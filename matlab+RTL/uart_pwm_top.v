==> flow/design.v <==
`timescale 1ns/1ps
module pwm_9ch #(
    parameter RESOLUTION = 16
)(
    input  wire                 clk,
    input  wire                 rst_n,
    input  wire [RESOLUTION-1:0] duty0,
    input  wire [RESOLUTION-1:0] duty1,
    input  wire [RESOLUTION-1:0] duty2,
    input  wire [RESOLUTION-1:0] duty3,
    input  wire [RESOLUTION-1:0] duty4,
    input  wire [RESOLUTION-1:0] duty5,
    input  wire [RESOLUTION-1:0] duty6,
    input  wire [RESOLUTION-1:0] duty7,
    input  wire [RESOLUTION-1:0] duty8,
    output reg  [8:0]           pwm_out
);
    reg [RESOLUTION-1:0] counter;
    always @(posedge clk or negedge rst_n) begin
        if (!rst_n)
            counter <= {RESOLUTION{1'b0}};
        else
            counter <= counter + 1;
    end
    always @(posedge clk or negedge rst_n) begin
        if (!rst_n) begin
            pwm_out <= 9'b0;
        end else begin
            pwm_out[0] <= (counter < duty0);
            pwm_out[1] <= (counter < duty1);
            pwm_out[2] <= (counter < duty2);
            pwm_out[3] <= (counter < duty3);
            pwm_out[4] <= (counter < duty4);
            pwm_out[5] <= (counter < duty5);
            pwm_out[6] <= (counter < duty6);
            pwm_out[7] <= (counter < duty7);
            pwm_out[8] <= (counter < duty8);
        end
    end
endmodule
`timescale 1ns/1ps
module sev_seg_decorder(
    input [3:0] digit,
    output reg [6:0] seg
);
    always @(*)begin
        case(digit)
           4'd0: seg  = 7'b1000000;  
            4'd1: seg  = 7'b1111001;  
            4'd2: seg  = 7'b0100100;  
            4'd3: seg  = 7'b0110000;  
            4'd4: seg  = 7'b0011001;  
            4'd5: seg  = 7'b0010010;  
            4'd6: seg  = 7'b0000010;  
            4'd7: seg  = 7'b1111000;  
            4'd8: seg  = 7'b0000000;  
            4'd9: seg  = 7'b0010000;  
            4'd10: seg = 7'b0001000;  
            4'd11: seg = 7'b0000011;  
            4'd12: seg = 7'b1000110;  
            4'd13: seg = 7'b0100001;  
            4'd14: seg = 7'b0000110;  
            4'd15: seg = 7'b0001110;  
            default: seg = 7'b0111111;  
        endcase 
        end
endmodule
module uart_pwm_data_store #(
    parameter WIDTH = 16,
    parameter CHANNELS = 9
)(
    input  wire              clk,
    input  wire              rst_n,
    input  wire              rx_valid,
    input  wire [WIDTH-1:0]  rx_data,
    output reg  [3:0]        pkt_count,
    output reg [WIDTH-1:0] duty0,
    output reg [WIDTH-1:0] duty1,
    output reg [WIDTH-1:0] duty2,
    output reg [WIDTH-1:0] duty3,
    output reg [WIDTH-1:0] duty4,
    output reg [WIDTH-1:0] duty5,
    output reg [WIDTH-1:0] duty6,
    output reg [WIDTH-1:0] duty7,
    output reg [WIDTH-1:0] duty8
);
    reg [WIDTH-1:0] duty_reg [0:CHANNELS-1];
    always @(posedge clk or negedge rst_n) begin
        if (!rst_n) begin
            pkt_count <= 4'd0;
            duty0 <= 0; duty1 <= 0; duty2 <= 0;
            duty3 <= 0; duty4 <= 0; duty5 <= 0;
            duty6 <= 0; duty7 <= 0; duty8 <= 0;
        end else if (rx_valid) begin
            duty_reg[pkt_count] <= rx_data;
            duty0 <= duty_reg[0];
            duty1 <= duty_reg[1];
            duty2 <= duty_reg[2];
            duty3 <= duty_reg[3];
            duty4 <= duty_reg[4];
            duty5 <= duty_reg[5];
            duty6 <= duty_reg[6];
            duty7 <= duty_reg[7];
            duty8 <= duty_reg[8];
            if (pkt_count == CHANNELS-1)
                pkt_count <= 4'd0;
            else
                pkt_count <= pkt_count + 1;
        end
    end
endmodule
module uart_pwm_top (
    input  wire        clk,         
    input  wire        rst_n,       
    input  wire        uart_rx,     
    output wire [8:0]  pwm_out,     
    output wire [6:0] seg0,
    output wire [6:0] seg1,
    output wire [6:0] seg2,
    output wire [6:0] seg3,
    output wire [3:0] pkt_count
);
    wire        rx_valid;
    wire [15:0] rx_data;
    uart_rx #(.CLOCKS_PER_PULSE(434),  
              .BITS_PER_WORD(8), 
              .W_OUT(16) 
    ) uart_rx_inst (
        .clk(clk),
        .rst_n(rst_n),
        .rx(uart_rx),
        .m_data(rx_data),
        .m_valid(rx_valid)
    );
    wire [15:0] duty0, duty1, duty2, duty3, duty4, duty5, duty6, duty7, duty8;
    uart_pwm_data_store #(
        .WIDTH(16),
        .CHANNELS(9)
    ) data_store_inst (
        .clk(clk),
        .rst_n(rst_n),
        .rx_valid(rx_valid),
        .rx_data(rx_data),
        .pkt_count(pkt_count),
        .duty0(duty0), .duty1(duty1), .duty2(duty2),
        .duty3(duty3), .duty4(duty4), .duty5(duty5),
        .duty6(duty6), .duty7(duty7), .duty8(duty8)
    );
    pwm_9ch #(
        .RESOLUTION(16)
    ) pwm_inst (
        .clk(clk),
        .rst_n(rst_n),
        .duty0(duty0),
        .duty1(duty1),
        .duty2(duty2),
        .duty3(duty3),
        .duty4(duty4),
        .duty5(duty5),
        .duty6(duty6),
        .duty7(duty7),
        .duty8(duty8),
        .pwm_out(pwm_out)
    );
    wire [3:0] digit0 = rx_data[3:0];     
    wire [3:0] digit1 = rx_data[7:4];
    wire [3:0] digit2 = rx_data[11:8];
    wire [3:0] digit3 = rx_data[15:12];   
    sev_seg_decorder seg_inst0 (.digit(digit0), .seg(seg0));
    sev_seg_decorder seg_inst1 (.digit(digit1), .seg(seg1));
    sev_seg_decorder seg_inst2 (.digit(digit2), .seg(seg2));
    sev_seg_decorder seg_inst3 (.digit(digit3), .seg(seg3));
endmodule
module uart_rx #(
    parameter CLOCKS_PER_PULSE = 4 ,  
              BITS_PER_WORD = 8,  
              W_OUT = 24  
) (
    input clk,rst_n,rx,
    output reg m_valid,
    output reg [W_OUT-1:0] m_data 
);
    localparam  IDLE    = 2'b00, 
                START   = 2'b01, 
                DATA    = 2'b10, 
                STOP    = 2'b11;
  	reg [1:0] state; 
    localparam NUM_WORDS = W_OUT / BITS_PER_WORD;
    reg[$clog2(CLOCKS_PER_PULSE)-1:0] c_clocks;
    reg[$clog2(BITS_PER_WORD)-1:0] c_bits;
    reg[$clog2(NUM_WORDS)-1:0] c_words;
    always @(posedge clk or negedge rst_n) begin
        if (!rst_n) begin
            {c_words,c_bits,c_clocks,m_valid,m_data} <= 1'b0;
            state <= IDLE;
        end else begin
            m_valid <= 0;
            case(state)
                IDLE: if(rx == 0)
                    state <= START;
                START: if(c_clocks == CLOCKS_PER_PULSE/2 - 1) begin
                        c_clocks <= 0;
                        state <= DATA;
                    end else begin
                        c_clocks <= c_clocks + 1;
                    end
              DATA:   if(c_clocks == CLOCKS_PER_PULSE-1)begin
                            c_clocks <= 0;
                            m_data <= {rx, m_data[W_OUT-1:1]};  
                            if(c_bits == BITS_PER_WORD-1) begin
                                c_bits <= 0;
                                state <= STOP;  
                                if(c_words == NUM_WORDS - 1) begin
                                    m_valid <= 1;  
                                    c_words <= 0;  
                                end else c_words <= c_words + 1;  
                            end else c_bits <= c_bits + 1;  
                        end else c_clocks <= c_clocks + 1;  
                STOP: if(c_clocks == CLOCKS_PER_PULSE - 1) begin
                        c_clocks <= 0;
                        state <= IDLE;  
                    end else c_clocks <= c_clocks + 1;
            endcase
        end
    end        
endmodule
* From RTL to reports: uart_pwm_top
The steps from the RTL of uart_pwm_top to its reports follow in flow order.
Line numbers count from 1 in the design file above.
Operators: Yosys type, input widths -> output width; for muxes data width and select width s.
Library cell names are shortened.
Not given: --
- Design top :: uart_pwm_top
- Clock port :: clk
- Library :: sky130hd
- Corner :: tt_025C_1v80

* Word-level counts
Counts by Yosys on the flattened word-level netlist (proc, flatten, opt, wreduce). Print and check cells are left out. Cells with the same type and inputs are merged into one.
Yosys's memory passes give these memory sizes; they may raise the number of words (mostly to a power of two), join words into wider ones and drop unused or constant bits.
- Register bits :: 349
- Bits in latches :: 0
- RAM bits :: 0
- Memory bits (read-only) :: 448
- Clocked read ports x word width :: 0
- Memories kept :: 4
- Bits of input ports :: 3
- Output and inout port bits :: 41
- Elaborated cells :: 97
- $add $sub $neg :: 5
- Multipliers :: 0
- Divide/modulo/power cells :: 0
- Magnitude comparators :: 9
- Eq/ne operators :: 19
- Shifts and indexed selects :: 0
- Mux-type cells :: 16
- Bitwise gates (word level) :: 0
- Reduce/logical cells :: 17
** Memory list
- (no name shown) :: words 16, bits a word 7, rd ports 1, wr ports 0, line 47 : case(digit)
- (no name shown) :: words 16, bits a word 7, rd ports 1, wr ports 0, line 47
- (no name shown) :: words 16, bits a word 7, rd ports 1, wr ports 0, line 47
- (no name shown) :: words 16, bits a word 7, rd ports 1, wr ports 0, line 47
** Operator list (count)
- $lt 16x16->1 :: 9
- $reduce_and 3->1 :: 10
- $pmux 9 s2 :: 1
- $mux 9 :: 2
- $add 16x1->16 const B :: 1
- $eq 4x3->1 const B :: 4
- $mux 2 :: 5
- $add 9x1->9 const B :: 1
- $eq 9x8->1 const B :: 1
- $eq 9x9->1 const B :: 1
- $ne 2x1->1 const B :: 4
- $eq 4x2->1 const B :: 2
- $pmux 2 s4 :: 1
- $reduce_and 6->1 :: 1
- $mux 1 :: 5
- $eq 2x2->1 const B :: 2
- $add 4x1->4 const B :: 1
- $eq 4x1->1 const B :: 1
- $eq 4x4->1 const B :: 1
- $logic_not 4->1 :: 1
- $reduce_bool 4->1 :: 1
- $mux 4 :: 1
- $add 3x1->3 const B :: 1
- $eq 3x3->1 const B :: 1
- $reduce_bool 3->1 :: 1
- $mux 3 :: 1
- $eq 2x1->1 const B :: 1
- $ne 2x2->1 const B :: 1
Not listed: further kinds 4, cells in them 4.

* Longest topological paths
Longest topological path by Yosys (ltp), each cell counted once; first at word level (registers and memories cut), then after technology mapping (sequential cells cut; the memories' decode and read muxes count).
- Depth after elaboration :: 4
- ABC_AREA :: 0
- Gate-level depth with buffers :: 7
- Gate-level depth less buffers :: 6

* Netlist
The flow's flattened synthesis, as Yosys stat reports it; memories are mapped. The netlist is that of the ABC_AREA named above (0 if unset); the other value can give another one.
Totals and module areas in this step are rounded.
** Cells by type
- dfrtp_1 :: count 206, area in all 5.15E+03 µm²
- edfxtp_1 :: count 144, area in all 4.32E+03 µm²
- ha_1 :: count 169, area in all 2.11E+03 µm²
- o21ai_0 :: count 169, area in all 845.811 µm²
- inv_1 :: count 178, area in all 668.141 µm²
- nand2_1 :: count 169, area in all 634.358 µm²
- a21o_1 :: count 28, area in all 210.202 µm²
- a21oi_1 :: count 40, area in all 200.192 µm²
- mux2_2 :: count 16, area in all 180.173 µm²
- nand4_1 :: count 25, area in all 156.4 µm²
- clkbuf_1 :: count 41, area in all 153.898 µm²
- nor2_1 :: count 40, area in all 150.144 µm²
- mux2i_1 :: count 14, area in all 140.134 µm²
- xnor2_1 :: count 13, area in all 113.859 µm²
- a221o_1 :: count 9, area in all 90.086 µm²
- mux4_2 :: count 4, area in all 90.086 µm²
- nand2b_1 :: count 14, area in all 87.584 µm²
- and3_1 :: count 13, area in all 81.328 µm²
Other cell types: 31; their cells: 130.
- Cells in the netlist :: 1422
- Chip area (Yosys) :: 16400 µm²
- Area of sequential cells :: 9505 µm²
- Mapped flip-flops :: 351
- Buffers :: 44
By module: a second synthesis without flattening, with its own total; a netlist apart from the flattened one above.
- Cells (unflattened synthesis) :: 1273
- Area total of the unflattened synthesis :: 17180 µm²
Rows give one instance, submodules left out.
** By module
- uart_pwm_data_store :: instances 1, cells 488, area 10200 µm², seq. area 8028 µm²
- pwm_9ch (RESOLUTION=16) :: instances 1, cells 526, area 4274 µm², seq. area 625.6 µm²
- uart_rx :: instances 1, cells 127, area 1608 µm², seq. area 852.1 µm²
- sev_seg_decorder :: instances 4, cells 33, area 274.0 µm², seq. area 0.0 µm²
- uart_pwm_top :: instances 1, cells 0, area 0.0 µm², seq. area 0.0 µm²

* Timing after synthesis
Source: OpenSTA report_checks on the synthesized netlist (no wires, ideal clock, input and output delay 20% of the period each), path of least setup slack; recovery checks are left aside. Register names are those of the netlist, which keeps one name where synthesis merged equal registers.
- Path kind :: in2reg
- Start :: in rst_n
- End :: reg data_store_inst.duty_reg[0][0]
- Clock period :: 6300 ps
- External input delay :: 1260 ps
- Library setup time :: 436 ps
- Launch time at the first pin :: 1260 ps
- Arrival :: 3115 ps
- Data required time :: 5864 ps
- Setup slack :: 2749 ps
- Path delay :: 2291 ps
- Stages on the path :: 2
- Buffers on the path :: 0
- Synthesis period reached :: 3551 ps
"path delay" = arrival - input delay + setup time.
"stages on the path" counts driving pins, that of a launching flip-flop among them; a cell with two outputs on the path counts twice.
"synthesis period reached" = period - worst setup slack (recovery checks aside). The figure is calculated, with input and output delays left at 20% of the set period.
The rows between start and end are the longest chain of elaborated cells between them; the timing report does not say that the signal goes this way. Where chains are equally long, one stands for them.
Each line given opens the expression or statement behind the cell; cells for indexed reads and writes are added by Yosys, which also makes memories of some case tables.
- Path through :: nand2_1 nor4b_1
- Cells in the longest elaborated chain :: 1
- Elaborated cells on any way between the ends :: 1
- RTL lines with such cells :: 0
- Classes of those cells :: reduce/logical: 1
** RTL lines, path after synthesis
- start, declared :: line 114 : input  wire        rst_n,
- $reduce_and 3->1
- end, assigned :: line 95 : duty_reg[pkt_count] <= rx_data;
- end, declared :: line 87 : reg [WIDTH-1:0] duty_reg [0:CHANNELS-1];

* Worst path after layout
Path of least setup slack in the final report of job 1 (OpenROAD, finished layout, wires in). Where an end is a register, its clock arrival counts in the times.
The path's times are printed in steps of 10 ps; the period is the one set.
- Path kind :: reg2out
- Start :: reg uart_rx_inst.m_data[12]
- End :: out seg3[3]
- Clock period :: 3750 ps
- Output delay :: 750 ps
- Launch time at the first pin :: 520 ps
- Arrival :: 2830 ps
- Data required time :: 3000 ps
- Setup slack :: 170 ps
- Stages on the path :: 6
- Buffers on the path :: 1
The rows between start and end are the longest chain of elaborated cells between them; the timing report does not say that the signal goes this way. Where chains are equally long, one stands for them.
A memory read counts as a cell of the chain, while the word-level depth stops at memories.
- Path through :: dfrtp_2 inv_1 ha_1 inv_1 mux4_2 clkdlybuf4s50_1
- Cells in the longest elaborated chain :: 1
- Elaborated cells on any way between the ends :: 1
- RTL lines with such cells :: 1
- Classes of those cells :: memory: 1
** RTL lines, path post-layout
- start, declared :: line 181 : output reg [W_OUT-1:0] m_data
- start, assigned :: line 209 : m_data <= {rx, m_data[W_OUT-1:1]};
- $mem_v2 16x7 :: line 47 : case(digit)
- end, declared :: line 120 : output wire [6:0] seg3,

Ticket comment

Top module uart_pwm_top; platform sky130hd; tools Yosys and OpenROAD; 2 stored runs in no particular order. Input and output delays are each 20% of the period that was set; the output load is 0.01 pF.
"time of the worst setup path" means the part of the period allowed to the worst setup path (the constraints hold back 20% at inputs and 20% at outputs) less its slack; where the path has registers, the arrival times of their clocks count too.
"time of the worst setup path" is given in steps of 10 ps.
The measured numbers are rounded.

** Job 1
- Settings :: period_ns=3.75; CORE_UTILIZATION=38; HOLD_SLACK_MARGIN=0.17; CORE_MARGIN=10; TNS_END_PERCENT=10; ABC_AREA=0; GPL_TIMING_DRIVEN=0; CTS_CLUSTER_DIAMETER=179; CAP_MARGIN=0; MAX_ROUTING_LAYER=met4; SLEW_MARGIN=20
- Time of the worst setup path :: 2830 ps
- Worst path kind :: reg2out
- Total negative slack on setup checks :: 0 ps
- Post-synthesis cell area :: 16400 µm²
- Die size :: 51870 µm²
- Smallest setup slack :: 170 ps
- Standard-cell area after routing :: 18860 µm²
- Utilization :: 44.0%

** Job 2
- Settings :: period_ns=4.24; CORE_UTILIZATION=25; CORE_ASPECT_RATIO=1.46; CORE_MARGIN=2; GPL_TIMING_DRIVEN=1; GPL_ROUTABILITY_DRIVEN=1; CAP_MARGIN=20; SLEW_MARGIN=20
- Time of the worst setup path :: 2910 ps
- Worst path kind :: reg2out
- Utilization :: 29.3%
- Die size :: 67710 µm²
- Standard-cell area after routing :: 19030 µm²
- Total negative slack on setup checks :: 0 ps
- Smallest setup slack :: 482 ps
- Post-synthesis cell area :: 16400 µm²
